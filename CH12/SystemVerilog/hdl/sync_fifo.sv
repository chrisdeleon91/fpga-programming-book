==> flow/design.v <==
`timescale 1ns / 10ps
module sync_fifo
  #
  (
   parameter DWIDTH = 13
   )
  (
   input 	     sys_clk,  
   input 	     sys_rstn,  
   input 	     reset_fifo,  
   input 	     fifo_push,  
   input 	     fifo_pop,  
   input [DWIDTH-1:0]fifo_din,  
   input [2:0] 	     data_thresh,  
   output reg [DWIDTH-1:0] fifo_out,  
   output reg 	     data_avail,  
   output 	     fifo_empty,  
   output 	     fifo_full    
   );
   (* RAM_STYLE="DISTRIBUTED}" *)  
   reg [DWIDTH-1:0] 	     fifo_store[7:0] ;
   reg [2:0] 	     addr_in, addr_out;  
   reg 		     last_af;            
   wire 	     af;                 
   reg [3:0] 	     fifo_count;         
   assign af = (fifo_count >= data_thresh);
   assign fifo_empty = ~|fifo_count;
   assign fifo_full  = fifo_count[3];
   always @ (posedge sys_clk) begin
      if (fifo_push) fifo_store[addr_in] <= fifo_din;
      fifo_out <= fifo_store[addr_out];
   end
   always @ (posedge sys_clk) begin
      last_af <= af;
      data_avail <= af;  
      case ({fifo_push, fifo_pop})
	2'b10: if(~fifo_count[3]) fifo_count <= fifo_count + 1'b1;
	2'b01: fifo_count <= fifo_count - |fifo_count;
      endcase  
      if (fifo_push && ~fifo_count[3]) addr_in  <= addr_in  + 1;
      if (fifo_pop  && |fifo_count)    addr_out <= addr_out + 1;
      if (~sys_rstn || reset_fifo) begin
	 addr_in    <= 3'b0;
	 addr_out   <= 3'b0;
	 fifo_count <= 4'b0;
      end
   end  
endmodule  
Tool chain data of sync_fifo

Tool output for the design above, in the order of the flow.
Line numbers count from 1 in the design file above.
Operators: Yosys type, input widths -> output width; for muxes data width and select width s.
Library cell names are shortened.
Not given: -

Top: sync_fifo
Clock port: sys_clk
Library: sky130hd
Timing corner: tt_025C_1v80

Word-level counts

Counts by Yosys on the flattened word-level netlist (proc, flatten, opt, wreduce; memories kept). Register bits leave out memories and registers merged into their read ports (data or address). Print and check cells are left out.
Memory sizes are those after Yosys's memory passes, which may raise the word count (mostly to a power of two), join words into wider ones and drop unused or constant bits.

Flip-flop bits (word level): 11
RAM bits: 104
Word width x clocked read ports: 13
Memories: 1
Output and inout port bits: 16
Elaborated cells: 29

Add/sub/neg operators: 4
$lt $le $gt $ge: 1
Equality and inequality tests: 3
Multiplexer cells: 5
Bitwise gates (word level): 2
Reduce/logical cells: 8

Memory list:

| memory     | depth | bits a word | read ports | write ports | line | RTL |
| fifo_store | 8     | 13          | 1          | 1           | 21   | `reg [DWIDTH-1:0] fifo_store[7:0] ;` |

Operator list:

| cell                | number |
| $mux 13             | 1 |
| $reduce_or 4->1     | 2 |
| $pmux 4 s2          | 1 |
| $add 3x1->3 const B | 2 |
| $sub 4x1->4         | 1 |
| $add 4x1->4 const B | 1 |
| $ge 4x3->1          | 1 |
| $mux 4              | 1 |
| $mux 3              | 1 |
| $logic_and 1x1->1   | 2 |
| $not 1->1           | 2 |
| $eq 2x1->1 const B  | 1 |
| $eq 2x2->1 const B  | 1 |
| $ne 2x2->1 const B  | 1 |
| $reduce_and 2->1    | 1 |
| $reduce_bool 2->1   | 1 |
| $logic_or 1x1->1    | 1 |
| $logic_not 1->1     | 1 |
| $mux 1              | 1 |

Logic depth

Yosys ltp: most cells in a row. Word level: on the elaborated netlist, between registers, memories and ports. Mapped: between sequential cells and ports; inverters and the memories' decode and read muxes count.

Depth in word-level cells: 3
ABC_AREA: 0
Gate-level depth with buffers: 8

Mapped cells and area

Source: synth_stat.txt of the flow (Yosys; design flattened, memories mapped). It holds for the ABC_AREA given above (unset counts as 0); a run with the other value may have another netlist.

Cells in the netlist: 259
Mapped area: 5033.6 µm²
Sequential part of the area: 3603.5 µm²
Flip-flops: 128
Buffers: 11

Cells by type:

| cell type | number |
| edfxtp_1  | 104 |
| mux4_1    | 24 |
| dfxtp_1   | 24 |
| mux2_2    | 13 |
| ha_1      | 11 |
| mux4_2    | 2 |
| nand2b_1  | 7 |
| buf_6     | 3 |
| inv_1     | 9 |
| nor2_1    | 9 |
| a21oi_1   | 5 |
| clkbuf_1  | 6 |
| nor3_1    | 4 |
| and3b_1   | 2 |
| o31a_1    | 2 |
| nand2_1   | 4 |
| nor3b_1   | 2 |
| o21ai_0   | 3 |

Not listed: further types 21, cells in them 25.

Timing after synthesis

OpenSTA on the mapped netlist: ideal clock, no wires. The path of least setup slack (recovery checks aside). Input and output delay are each 20% of the period. Register names are those of the netlist, which keeps one name where synthesis merged equal registers.

Path type: register to register
Start point: register fifo_count[1]
End point: register fifo_count[2]
Clock period: 2130 ps
Library setup time: 78 ps
Launch time at the first pin: 0 ps
Arrival time: 1977 ps
Path slack: 75 ps
Delay of the path: 2055 ps
Driving pins on the path: 9
Path buffers: 0
Period reached after synthesis: 2055 ps

"delay of the path" is the arrival time less input delay plus setup time.
"driving pins on the path" counts driving pins, that of a launching flip-flop among them; a cell with two outputs on the path counts twice.
"period reached after synthesis" = period - worst setup slack (recovery checks aside). The figure is calculated, with input and output delays left at 20% of the set period.
Between the ends stands the longest chain of elaborated cells between them, by number of cells; it is not shown to be the way that was timed. Of several equally long chains one is given.
A line is the first line of the expression or statement that the cell stems from. Yosys adds cells for indexed reads and writes and turns some case tables into memories.
A register here has more assigning lines than the two given.

Cells stage by stage: dfxtp_1 inv_1 ha_1 or3b_2 ha_1 ha_1 and3b_1 o31a_1 nor3_1
Length of the longest elaborated chain: 3
Elaborated cells on any way between the ends: 5
Source lines of those cells: 3

RTL lines, path after synthesis:

| element         | line | RTL |
| from (decl)     | 25   | `reg [3:0] fifo_count;` |
| from (assign)   | 37   | `2'b10: if(~fifo_count[3]) fifo_count <= fifo_count + 1'b1;` |
| from (assign)   | 38   | `2'b01: fifo_count <= fifo_count - \|fifo_count;` |
| $reduce_or 4->1 | 38   |  |
| $sub 4x1->4     | 38   |  |
| $pmux 4 s2      | 36   | `case ({fifo_push, fifo_pop})` |
| to (assign)     | 37   |  |
| to (assign)     | 38   |  |
| to (decl)       | 25   |  |

Timing after layout

Path of least setup slack in the final report of flow run A (OpenROAD, finished layout, wires in). Where an end is a register, its clock arrival counts in the times.
The report prints the path's times to 10 ps; the period is as set.

Path type: register to output
Start point: register fifo_count[1]
End point: output port fifo_empty
Clock period: 3170 ps
Launch time at the first pin: 410 ps
Arrival time: 2270 ps
Path slack: 260 ps
Driving pins on the path: 6
Path buffers: 1

Between the ends stands the longest chain of elaborated cells between them, by number of cells; it is not shown to be the way that was timed. Of several equally long chains one is given.
A register here has more assigning lines than the two given.

Cells stage by stage: dfxtp_1 inv_1 ha_1 or3b_2 inv_1 clkdlybuf4s50_1
Length of the longest elaborated chain: 2
Elaborated cells on any way between the ends: 2

RTL lines, path post-layout:

| element         | line | RTL |
| from (decl)     | 25   | `reg [3:0] fifo_count;` |
| from (assign)   | 37   | `2'b10: if(~fifo_count[3]) fifo_count <= fifo_count + 1'b1;` |
| from (assign)   | 38   | `2'b01: fifo_count <= fifo_count - \|fifo_count;` |
| $reduce_or 4->1 | 27   | `assign fifo_empty = ~\|fifo_count;` |
| $logic_not 1->1 | 27   |  |
| to (decl)       | 17   | `output fifo_empty,` |

Lab notebook: sync_fifo

2 stored runs of sync_fifo in the flow (synthesis by Yosys, layout by OpenROAD, sky130hd cells), in arbitrary order. Constraints: input delay and output delay 20% of the set period each, output load 0.01 pF.
"worst setup path time" = time allowed to the worst setup path (clock period - input delay - output delay, where it has them) - its slack; a late launch clock adds to it, a late capture clock takes from it.
"power consumption" rests on the timing tool's default activity at the inputs, not on a simulated workload.
"worst setup path time" is given in steps of 10 ps.
A setting shown as . is not set for that run.

| setting or result                     | flow run A         | flow run B         |
| period_ns                             | 3.17               | 3.93               |
| CORE_UTILIZATION                      | 23                 | 17                 |
| PLACE_DENSITY                         | 0.58               | .                  |
| CORE_ASPECT_RATIO                     | 0.87               | .                  |
| CELL_PAD_IN_SITES_DETAIL_PLACEMENT    | 0                  | .                  |
| ABC_AREA                              | 0                  | 1                  |
| GPL_TIMING_DRIVEN                     | 1                  | .                  |
| GPL_ROUTABILITY_DRIVEN                | 1                  | .                  |
| MAX_ROUTING_LAYER                     | met4               | met4               |
| CAP_MARGIN                            | 20                 | 20                 |
| CORE_MARGIN                           | 2                  | 2                  |
| SLEW_MARGIN                           | 20                 | 20                 |
| PLACE_DENSITY_LB_ADDON                | .                  | 0.2                |
| TNS_END_PERCENT                       | .                  | 5                  |
| CTS_CLUSTER_DIAMETER                  | .                  | 121                |
| power consumption (mW)                | 3.930              | 3.267              |
| area of the synthesized netlist (µm²) | 5033.6             | 5411.4             |
| setup slack of the worst path (ps)    | 265                | 1303               |
| standard-cell area after layout (µm²) | 6349.8             | 6829.1             |
| post-route worst hold slack (ps)      | 522                | 516                |
| worst setup path time (ps)            | 2270               | 1840               |
| worst setup path type                 | register to output | register to output |
| sum of negative setup slack (ps)      | 0                  | 0                  |
| full die area (µm²)                   | 23087.5            | 33275.2            |
